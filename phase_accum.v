==> flow/design.v <==
module phase_accum #(
  parameter REVERSE_ROTATION = 0,  
  parameter WIDTH_ACCUM = 16,
  parameter WIDTH_IN = 16,
  parameter WIDTH_OUT = 16)
(
  input clk, input reset, input clear,
  input [WIDTH_IN-1:0] i_tdata, input i_tlast, input i_tvalid, output i_tready,
  output [WIDTH_OUT-1:0] o_tdata, output o_tlast, output o_tvalid, input o_tready
);
  reg signed [WIDTH_ACCUM-1:0] accum, accum_next, phase_inc;
  wire signed [WIDTH_ACCUM-1:0] POS_ROLLOVER = 2**(WIDTH_ACCUM-3);
  wire signed [WIDTH_ACCUM-1:0] NEG_ROLLOVER = -(2**(WIDTH_ACCUM-3));
  wire [WIDTH_OUT-1:0] output_round_tdata;
  wire output_round_tvalid, output_round_tready, output_round_tlast;
  reg [36:0] deb;
  always @(posedge clk) begin
    if (reset | clear) begin
      accum      <= 'd0;
      accum_next <= 'd0;
      phase_inc  <= 'd0;
      deb[34:32] <= 'b000;
    end else if (i_tready & i_tvalid) begin
      if (i_tlast) begin
        accum       <= {WIDTH_ACCUM{1'b0}};
        accum_next  <= REVERSE_ROTATION ? -$signed(i_tdata) : $signed(i_tdata);
        phase_inc   <= REVERSE_ROTATION ? -$signed(i_tdata) : $signed(i_tdata);
        deb[34:32] <= 'b001;
      end else begin
        if (accum_next >= POS_ROLLOVER) begin
          accum_next <= accum_next + phase_inc - 2*POS_ROLLOVER;
          accum      <= accum + phase_inc - 2*POS_ROLLOVER;
          deb[34:32] <= 'b010;
        end else if (accum_next <= NEG_ROLLOVER) begin
          accum_next <= accum_next + phase_inc - 2*NEG_ROLLOVER;
          accum      <= accum + phase_inc - 2*NEG_ROLLOVER;
          deb[34:32] <= 'b011;
        end else begin
          accum_next <= accum_next + phase_inc;
          accum      <= accum + phase_inc;
          deb[34:32] <= 'b100;
        end
      end
    end
  end
  generate
    if (WIDTH_ACCUM == WIDTH_OUT) begin
      assign o_tdata  = accum;
      assign o_tvalid = i_tvalid;
      assign o_tlast  = i_tlast;
      assign i_tready = o_tready;
    end else begin
      axi_round #(
        .WIDTH_IN(WIDTH_ACCUM),
        .WIDTH_OUT(WIDTH_OUT))
      axi_round (
        .clk(clk), .reset(reset),
        .i_tdata(accum), .i_tlast(i_tlast), .i_tvalid(i_tvalid), .i_tready(i_tready),
        .o_tdata(o_tdata), .o_tlast(o_tlast), .o_tvalid(o_tvalid), .o_tready(o_tready));
    end
  endgenerate
endmodule
# Step by step through the tools: phase_accum

The steps from the RTL of phase_accum to its reports follow in flow order.
Lines are those of the file above, counted from 1.
Library cell names are shortened.
Not given: -

Design top: phase_accum
Clock input: clk
Cell library: sky130hd
Timing corner: tt_025C_1v80

# Word level

Source: Yosys, flattened and elaborated, memories not mapped. Widths are those after wreduce. Registers that Yosys merges into a memory's read port (data or address) are not register bits. Print and check cells do not count.

Output and inout bits: 19
Bits in registers: 48

Bitwise operators: 2
Muxes and demuxes: 6
Order comparisons: 2
Reductions and logical operators: 1
Add/subtract/negate cells: 8

Operator list:

| operator                                                                               | count |
| 16-bit 2-to-1 mux                                                                      | 6 |
| 16-bit adder                                                                           | 4 |
| 16-bit by 15-bit subtractor with 16-bit output (second input constant)                 | 2 |
| 16-bit subtractor (second input constant)                                              | 2 |
| 16-bit by 14-bit less-or-equal comparator with 1-bit output (second input constant)    | 1 |
| 16-bit by 15-bit greater-or-equal comparator with 1-bit output (second input constant) | 1 |
| 2-bit AND reduction                                                                    | 1 |
| 1-bit bitwise AND                                                                      | 1 |
| 1-bit bitwise OR                                                                       | 1 |

# Depth

Depth = most cells in a row (Yosys ltp): at word level without a register or memory, in the mapped netlist without a sequential cell, where the memories' decode and read muxes count.

Word-level depth: 5
ABC_AREA: 0
Gate-level depth with buffers: 11
Gate-level depth less buffers: 11

# Synthesis result

The flow's flattened synthesis, as Yosys stat reports it; memories are mapped. The netlist is that of the ABC_AREA named above (0 if unset); the other value can give another one.
The area totals of this step are shown rounded.

Cell types:

| cell type | count | area in all (um2) |
| dfxtp_1   | 48    | 960.922 |
| ha_1      | 30    | 375.36 |
| a21oi_1   | 52    | 260.25 |
| nand2_1   | 57    | 213.955 |
| o21ai_0   | 25    | 125.12 |
| nor2_1    | 30    | 112.608 |
| a211oi_1  | 12    | 90.086 |
| xnor2_1   | 10    | 87.584 |
| xor2_1    | 9     | 78.826 |
| clkbuf_1  | 19    | 71.318 |
| o21bai_1  | 9     | 67.565 |
| mux2i_1   | 6     | 60.058 |
| nor3_1    | 11    | 55.053 |
| a22oi_1   | 6     | 45.043 |
| fa_1      | 2     | 40.038 |
| nand2b_1  | 6     | 37.536 |
| nor4_1    | 6     | 37.536 |
| nand3_1   | 7     | 35.034 |

Other cell types: 43; their cells: 80.

Cell count: 425
Buffer cells: 23
Synthesis area: 3,400 um2
Flip-flop cells: 48

# Timing after synthesis

Path of least setup slack by OpenSTA after synthesis, without wires, with an ideal clock, recovery checks aside; 20% of the period is set as input and as output delay. Where synthesis merged equal registers, the netlist keeps one of their names.

Path type: register to register
Start: register accum_next[0]
End: register accum_next[15]
Setup time: 0.134 ns
Arrival time: 2.716 ns
Path delay: 2.850 ns
Launch time at the first pin: 0.000 ns
Path slack: 1.049 ns
Data required time: 3.766 ns
Buffers on the path: 0
Stages: 12
Period: 3.9 ns
Period reached after synthesis: 2.851 ns

"path delay" is the arrival time less input delay plus setup time.
"stages" counts driving pins, that of a launching flip-flop among them; a cell with two outputs on the path counts twice.
"period reached after synthesis" = period - worst setup slack (recovery checks aside). The figure is calculated, with input and output delays left at 20% of the set period.
Between the ends stands the longest chain of elaborated cells between them, by number of cells; it is not shown to be the way that was timed. Of several equally long chains one is given.
A line is the first line of the expression or statement that the cell stems from. Yosys adds cells for indexed reads and writes and turns some case tables into memories.
A register here has more assigning lines than the two given.

Path through: dfxtp_1 > ha_1 > inv_1 > fa_1 > nor2b_4 > o31a_1 > o31ai_4 > a31oi_2 > a41oi_2 > mux2_4 > and3_1 > or4_1
Cells in the longest elaborated chain: 5
Elaborated cells on any way between the ends: 9

Ends and longest elaborated chain, after synthesis:

| element                                        | RTL line | RTL |
| start, declared                                | 11       | `reg signed [WIDTH_ACCUM-1:0] accum, accum_next, phase_inc;` |
| start, assigned                                | 26       | `accum_next  <= REVERSE_ROTATION ? -$signed(i_tdata) : $signed(i_tdata);` |
| start, assigned                                | 31       | `accum_next <= accum_next + phase_inc - 2*POS_ROLLOVER;` |
| 16-bit adder                                   | 35       | `accum_next <= accum_next + phase_inc - 2*NEG_ROLLOVER;` |
| 16-bit by 15-bit subtractor with 16-bit output | 35       |  |
| 16-bit 2-to-1 mux                              | 34       | `end else if (accum_next <= NEG_ROLLOVER) begin` |
| 16-bit 2-to-1 mux                              | 30       | `if (accum_next >= POS_ROLLOVER) begin` |
| 16-bit 2-to-1 mux                              | 24       | `if (i_tlast) begin` |
| end, assigned                                  | 26       |  |
| end, assigned                                  | 31       |  |
| end, declared                                  | 11       |  |

# Path in the finished layout

Path of least setup slack in the final report of flow run 1 (OpenROAD, finished layout, wires in). Where an end is a register, its clock arrival counts in the times.

Path type: register to register
Start: register phase_inc[0]
End: register accum_next[15]
Period: 3.3 ns
Arrival time: 3.22 ns
Launch time at the first pin: 0.28 ns
Data required time: 3.47 ns
Setup time: 0.12 ns
Stages: 12
Buffers on the path: 0
Path slack: 0.25 ns

Between the ends stands the longest chain of elaborated cells between them, by number of cells; it is not shown to be the way that was timed. Of several equally long chains one is given.
A register here has more assigning lines than the two given.

Path through: dfxtp_1 > ha_1 > inv_1 > fa_1 > nor2b_4 > o31a_1 > o31ai_4 > a31oi_2 > a41oi_2 > mux2_4 > and3_1 > or4_1
Cells in the longest elaborated chain: 5
Elaborated cells on any way between the ends: 7

Ends and longest elaborated chain, after layout:

| element                                        | RTL line | RTL |
| start, declared                                | 11       | `reg signed [WIDTH_ACCUM-1:0] accum, accum_next, phase_inc;` |
| start, assigned                                | 21       | `phase_inc  <= 'd0;` |
| start, assigned                                | 27       | `phase_inc   <= REVERSE_ROTATION ? -$signed(i_tdata) : $signed(i_tdata);` |
| 16-bit adder                                   | 35       | `accum_next <= accum_next + phase_inc - 2*NEG_ROLLOVER;` |
| 16-bit by 15-bit subtractor with 16-bit output | 35       |  |
| 16-bit 2-to-1 mux                              | 34       | `end else if (accum_next <= NEG_ROLLOVER) begin` |
| 16-bit 2-to-1 mux                              | 30       | `if (accum_next >= POS_ROLLOVER) begin` |
| 16-bit 2-to-1 mux                              | 24       | `if (i_tlast) begin` |
| end, assigned                                  | 26       | `accum_next  <= REVERSE_ROTATION ? -$signed(i_tdata) : $signed(i_tdata);` |
| end, assigned                                  | 31       | `accum_next <= accum_next + phase_inc - 2*POS_ROLLOVER;` |
| end, declared                                  | 11       |  |

Settings and measured results of 2 stored flow runs for module phase_accum (sky130hd), not sorted in any way. The constraints put input and output delay at 20% of the set period each and load the outputs with 0.01 pF.
"period reached" = clock period - worst setup slack. The figure is calculated, with input and output delays left at 20% of the set period.
"allowed time less slack (worst setup path)" means the part of the period allowed to the worst setup path (the constraints hold back 20% at inputs and 20% at outputs) less its slack; where the path has registers, the arrival times of their clocks count too.
By "total power after layout" is meant OpenSTA's value without simulated activity: inputs other than the clock are taken to toggle once in ten clock periods, and the tool carries that through the logic.
The measured numbers are rounded.
Settings: -- = not set for that run.

| setting or result                               | flow run 1           | flow run 2           |
| period_ns                                       | 3.3                  | 5.2                  |
| CORE_UTILIZATION                                | 30                   | 17                   |
| CAP_MARGIN                                      | 20                   | 20                   |
| CORE_MARGIN                                     | 2                    | 7                    |
| SLEW_MARGIN                                     | 20                   | 20                   |
| SETUP_SLACK_MARGIN                              | --                   | 0.58                 |
| PLACE_DENSITY_LB_ADDON                          | --                   | 0.22                 |
| CORE_ASPECT_RATIO                               | --                   | 1.44                 |
| CELL_PAD_IN_SITES_GLOBAL_PLACEMENT              | --                   | 0                    |
| TNS_END_PERCENT                                 | --                   | 75                   |
| CTS_CLUSTER_SIZE                                | --                   | 19                   |
| MAX_ROUTING_LAYER                               | --                   | met4                 |
| utilization after routing (%)                   | 37                   | 22                   |
| die footprint (um2)                             | 12,000               | 24,000               |
| worst hold slack after layout (ns)              | 0.48                 | 0.48                 |
| standard-cell area after layout (um2)           | 4,100                | 4,200                |
| allowed time less slack (worst setup path) (ns) | 3.05                 | 3.16                 |
| worst setup path kind                           | register to register | register to register |
| period reached (ns)                             | 3.053                | 3.158                |
| summed negative setup slack (ns)                | 0.000                | 0.000                |
| chip area after synthesis (Yosys) (um2)         | 3,400                | 3,400                |
| setup slack of the critical path (ns)           | 0.25                 | 2.0                  |
| total power after layout (uW)                   | 1,300                | 810                  |
